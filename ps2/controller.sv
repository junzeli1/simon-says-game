==> flow/design.v <==
module controller(input logic clk,rst,simon_says,sk_strobe,round_passed,sd_is_empty, output logic sd_srst,fr_en,is_wrong,is_correct,mem_en, output logic [3:0]score, output logic [2:0]state);
  typedef enum logic [2:0] { READY=0, PLAY=1, FAIL=2, PASS=3, WIN=4 } dcl_fsm_t;
  dcl_fsm_t del_fsm;
  assign state = del_fsm;
  always_ff @ (posedge rst, posedge clk) begin
    if(rst==1'b1) begin
      is_correct <= 0;
      score <= 0;
      fr_en <= 1;
      mem_en <= 1;
      del_fsm <= READY;
      sd_srst <= 1;
      is_wrong <= 0; end     
    else if (del_fsm == READY) begin
      sd_srst <= 0;
      mem_en <= 1;
      fr_en <= 1;
      if (sd_is_empty==1'b1) begin
        mem_en <= 0;
        is_correct <= 0;
        del_fsm <= PLAY;
        sd_srst <= 1;
        fr_en <= 0;
      end
    end
    else if(del_fsm == PLAY) begin
      fr_en <= 1'b0;
      if (sd_is_empty==0) begin
        sd_srst <= 0;
      end
      if (sd_srst == 0 && sd_is_empty == 1) begin
        sd_srst <= 1;
        if(simon_says == 0 || round_passed == 1) begin
          del_fsm <= PASS; end
        else begin
          del_fsm <= FAIL; end
        end
      else if(sk_strobe==1) begin
        if(simon_says==0) begin
          del_fsm <= FAIL;end
          fr_en <= 1'b1;end
    end
    else if (del_fsm == FAIL) begin
      is_wrong <= 1'b1;
    end
    else if (del_fsm == PASS) begin
      is_correct <= 1'b1;
      if(score == 9) begin
        del_fsm <= WIN;
      end
      else begin
        sd_srst <= 1;
        if (sd_is_empty==0) begin
          score <= score+1;
          del_fsm <= READY;
          sd_srst <= 0;
        end
      end
      end
    else if (del_fsm == WIN) begin
      is_correct <= 1'b1;
    end
    else begin end
  end
endmodule
From RTL to reports: controller
Tool output for the design above, in the order of the flow.
Line numbers count from 1 in the design file above.
Cell names lack the library's common part.
{ "inputs": {"design": "controller", "clk_port": "clk", "library": "sky130hd", "lib_corner": "tt_025C_1v80"} }

Word level
Source: Yosys, flattened and elaborated, memories not mapped. Widths are those after wreduce. Registers that Yosys merges into a memory's read port (data or address) are not register bits. Print and check cells do not count. Equal cells are merged and count once.
{ "classes": {"n_addsub": 1, "mul": 0, "div_mod_pow": 0, "compare": 0, "eq_ne": 14, "shifts": 0, "muxes": 30, "bitwise": 7, "reduce_and_logical": 11} }
{ "op_table": {"columns": ["cell", "n"], "rows": [
  ["3-bit 2-to-1 mux", 10],
  ["1-bit 2-to-1 mux", 20],
  ["4-bit by 3-bit inequality test with 1-bit output (second input constant)", 3],
  ["6-bit AND reduction", 2],
  ["4-bit AND reduction", 2],
  ["1-bit NOT", 7],
  ["2-bit inequality test (second input constant)", 3],
  ["3-bit by 2-bit == test with 1-bit output (second input constant)", 2],
  ["3-bit inequality test (second input constant)", 2],
  ["3-bit nonzero test", 2],
  ["4-bit by 1-bit adder with 4-bit output (second input constant)", 1],
  ["4-bit by 1-bit inequality test with 1-bit output (second input constant)", 1],
  ["4-bit == test (second input constant)", 1],
  ["3-bit by 1-bit == test with 1-bit output (second input constant)", 1],
  ["3-bit == test (second input constant)", 1],
  ["3-bit zero test", 1],
  ["3-bit AND reduction", 1],
  ["2-bit nonzero test", 1],
  ["1-bit logical AND", 1],
  ["1-bit logical OR", 1]
]} }
{ "word_totals": {"reg_bits": 12, "latch_bits": 0, "ram_bits": 0, "romBits": 0, "clocked_rd_ports_x_width": 0, "n_memories": 0, "in_bits": 6, "out_inout_bits": 12, "elab_cells": 70} }

Logic depth
Longest topological path by Yosys (ltp), each cell counted once; first at word level (registers and memories cut), then after technology mapping (sequential cells cut; the memories' decode and read muxes count).
{ "logic_depth": {"ltp_word": 6, "abc_area": 0, "mapped_depth": 5, "depth_no_buf": 5} }

Mapped cells and area
Source: synth_stat.txt of the flow (Yosys; design flattened, memories mapped). It holds for the ABC_AREA given above (unset counts as 0); a run with the other value may have another netlist.
{ "mapped": {"stdcells": 59, "area_um2": 649.4, "seq_area_um2": 304.0, "flip_flops": 12, "buffers": 2} }
{ "by_type": {"columns": ["cell", "n", "area_total_um2"], "rows": [
  ["dfrtp_1", 9, 225.216],
  ["dfstp_2", 3, 78.826],
  ["xnor2_1", 3, 26.275],
  ["ha_1", 2, 25.024],
  ["mux2_1", 2, 22.522],
  ["mux2i_1", 2, 20.019],
  ["o311ai_1", 2, 17.517],
  ["a21oi_1", 3, 15.014],
  ["a221oi_2", 1, 15.014],
  ["inv_1", 4, 15.014],
  ["o21ai_1", 3, 15.014],
  ["and4bb_1", 1, 12.512],
  ["nor2b_1", 2, 12.512],
  ["buf_6", 1, 11.261],
  ["nand3b_2", 1, 11.261],
  ["nand4bb_1", 1, 11.261],
  ["a22o_1", 1, 8.758],
  ["a31o_1", 1, 8.758]
]} }
Other cell types: 15; their cells: 17.

Timing after synthesis
Source: OpenSTA report_checks on the synthesized netlist (no wires, ideal clock, input and output delay 20% of the period each), path of least setup slack; recovery checks are left aside. Register names are those of the netlist, which keeps one name where synthesis merged equal registers.
{ "synth_timing": {"kind": "register to register", "start": "register (no name shown)", "end": "register sd_srst", "clock_period_ns": 2.38, "setup_time_ns": 0.085, "launch_ns": 0.000, "arrival_ns": 1.247, "t_required_ns": 2.295, "setup_slack_ns": 1.048, "delay_ns": 1.332, "driving_pins": 6, "path_buffers": 0, "period_less_setup_slack_ns": 1.332} }
"delay_ns" is the arrival time less input delay plus setup time.
"driving_pins" counts driving pins, that of a launching flip-flop among them; a cell with two outputs on the path counts twice.
"period_less_setup_slack_ns" = period - worst setup slack (recovery checks aside). The figure is calculated, with input and output delays left at 20% of the set period.
The rows between start and end are the longest chain of elaborated cells between them; the timing report does not say that the signal goes this way. Where chains are equally long, one stands for them.
Each line given opens the expression or statement behind the cell; cells for indexed reads and writes are added by Yosys, which also makes memories of some case tables.
At most two assigning lines are given for a register; there are more.
{ "synth_via": {"path_cell_list": "dfrtp_1 inv_1 ha_1 nand3b_2 a21oi_1 mux2_1", "elab_chain_len": 6, "cone_cells": 8, "lines_between": 5, "classes_between": "eq/ne (2); mux (5); reduce/logical (1)"} }
{ "synth_rtl": {"columns": ["item", "line_no", "source"], "rows": [
  ["from (decl)", 1, "module controller(input logic clk,rst,simon_says,sk_strobe,round_passed,sd_is_empty, output logic sd_srst,fr_e ..."],
  ["from (assign)", 8, null],
  ["from (assign)", 54, null],
  ["4-bit == test", 48, null],
  ["1-bit 2-to-1 mux", 48, null],
  ["1-bit 2-to-1 mux", 46, "else if (del_fsm == PASS) begin"],
  ["1-bit 2-to-1 mux", 43, "else if (del_fsm == FAIL) begin"],
  ["1-bit 2-to-1 mux", 26, "else if(del_fsm == PLAY) begin"],
  ["1-bit 2-to-1 mux", 14, "else if (del_fsm == READY) begin"],
  ["to (assign)", 12, "sd_srst <= 1;"],
  ["to (assign)", 15, "sd_srst <= 0;"],
  ["to (decl)", 1, null]
]} }

Worst path after layout
Path of least setup slack in the final report of flow run 1 (OpenROAD, finished layout, wires in). Where an end is a register, its clock arrival counts in the times.
{ "layout_timing": {"kind": "register to register", "start": "register del_fsm[2]", "end": "register sd_srst", "clock_period_ns": 0.898, "setup_time_ns": 0.06, "launch_ns": 0.28, "arrival_ns": 1.51, "t_required_ns": 1.11, "setup_slack_ns": -0.39, "driving_pins": 6, "path_buffers": 2} }
The rows between start and end are the longest chain of elaborated cells between them; the timing report does not say that the signal goes this way. Where chains are equally long, one stands for them.
At most two assigning lines are given for a register; there are more.
{ "layout_via": {"path_cell_list": "dfrtp_2 buf_6 buf_4 nor2b_4 a21oi_4 mux2_4", "elab_chain_len": 5, "cone_cells": 13, "lines_between": 4, "classes_between": "eq/ne (6); mux (4); reduce/logical (3)"} }
{ "layout_rtl": {"columns": ["item", "line_no", "source"], "rows": [
  ["from (decl)", 3, "dcl_fsm_t del_fsm;"],
  ["from (assign)", 11, "del_fsm <= READY;"],
  ["from (assign)", 21, "del_fsm <= PLAY;"],
  ["3-bit by 2-bit == test with 1-bit output", 46, "else if (del_fsm == PASS) begin"],
  ["1-bit 2-to-1 mux", 46, null],
  ["1-bit 2-to-1 mux", 43, "else if (del_fsm == FAIL) begin"],
  ["1-bit 2-to-1 mux", 26, "else if(del_fsm == PLAY) begin"],
  ["1-bit 2-to-1 mux", 14, "else if (del_fsm == READY) begin"],
  ["to (assign)", 12, "sd_srst <= 1;"],
  ["to (assign)", 15, "sd_srst <= 0;"],
  ["to (decl)", 1, "module controller(input logic clk,rst,simon_says,sk_strobe,round_passed,sd_is_empty, output logic sd_srst,fr_e ..."]
]} }

Wiki page: controller / flow data

2 stored runs of controller in the flow (synthesis by Yosys, layout by OpenROAD, sky130hd cells), in arbitrary order. Constraints: input delay and output delay 20% of the set period each, output load 0.01 pF.
"achieved_period_ns" means the clock period less the worst setup slack. The figure is calculated, with input and output delays left at 20% of the set period.
"worst_setup_path_time_ns" = time allowed to the worst setup path (clock period - input delay - output delay, where it has them) - its slack; a late launch clock adds to it, a late capture clock takes from it.

Flow run 1
==> flow/run.sh <==
#!/bin/bash
# the make line also repeats the synthesis and layout settings of config.mk as NAME=value (left out here)
make -C /OpenROAD-flow-scripts/flow DESIGN_CONFIG=/design/flow/config.mk WORK_HOME=/design/flow/orfs CLKGATE_MAP_FILE= finish
==> flow/config.mk <==
export PLATFORM = sky130hd
export DESIGN_NAME = controller
export DESIGN_NICKNAME = controller
export VERILOG_FILES = /design/flow/design.v
export SDC_FILE = /design/flow/constraint.sdc
export NUM_CORES = 4
export LEC_CHECK = 0
export CAP_MARGIN = 25
export CELL_PAD_IN_SITES_GLOBAL_PLACEMENT = 0
export CORE_MARGIN = 8
export CORE_UTILIZATION = 21
export CTS_CLUSTER_DIAMETER = 139
export GPL_ROUTABILITY_DRIVEN = 0
export SLEW_MARGIN = 20
==> flow/constraint.sdc <==
create_clock -name core_clock -period 0.898 [get_ports {clk}]
set_input_delay 0.1796 -clock core_clock [delete_from_list [all_inputs] [get_ports {clk}]]
set_output_delay 0.1796 -clock core_clock [all_outputs]
set_load 0.01 [all_outputs]

==> results of flow run 1, as JSON <==
{
  "synthArea_um2": 649.4,
  "design_die_area_um2": 5128.0,
  "final_cell_area_um2": 1327.5,
  "final_util_frac": 0.442,
  "worstSetupSlack_ns": -0.393,
  "tns_ns": -5.680,
  "achieved_period_ns": 1.291,
  "worst_setup_path_time_ns": 1.29,
  "path_kind": "register to register"
}

Flow run 2
==> flow/run.sh <==
#!/bin/bash
# the make line also repeats the synthesis and layout settings of config.mk as NAME=value (left out here)
make -C /OpenROAD-flow-scripts/flow DESIGN_CONFIG=/design/flow/config.mk WORK_HOME=/design/flow/orfs CLKGATE_MAP_FILE= finish
==> flow/config.mk <==
export PLATFORM = sky130hd
export DESIGN_NAME = controller
export DESIGN_NICKNAME = controller
export VERILOG_FILES = /design/flow/design.v
export SDC_FILE = /design/flow/constraint.sdc
export NUM_CORES = 4
export LEC_CHECK = 0
export ABC_AREA = 1
export CAP_MARGIN = 10
export CELL_PAD_IN_SITES_GLOBAL_PLACEMENT = 2
export CORE_ASPECT_RATIO = 1.64
export CORE_MARGIN = 6
export CORE_UTILIZATION = 32
export CTS_CLUSTER_DIAMETER = 97
export CTS_CLUSTER_SIZE = 50
export GPL_ROUTABILITY_DRIVEN = 0
export HOLD_SLACK_MARGIN = 0.21
export MAX_ROUTING_LAYER = met5
export MIN_ROUTING_LAYER = met1
export PLACE_DENSITY_LB_ADDON = 0.03
export SLEW_MARGIN = 20
==> flow/constraint.sdc <==
create_clock -name core_clock -period 0.977 [get_ports {clk}]
set_input_delay 0.1954 -clock core_clock [delete_from_list [all_inputs] [get_ports {clk}]]
set_output_delay 0.1954 -clock core_clock [all_outputs]
set_load 0.01 [all_outputs]

==> results of flow run 2, as JSON <==
{
  "synthArea_um2": 658.1,
  "design_die_area_um2": 3322.3,
  "final_cell_area_um2": 1255.0,
  "final_util_frac": 0.66,
  "worstSetupSlack_ns": -0.270,
  "tns_ns": -3.906,
  "achieved_period_ns": 1.247,
  "worst_setup_path_time_ns": 1.25,
  "path_kind": "register to register"
}
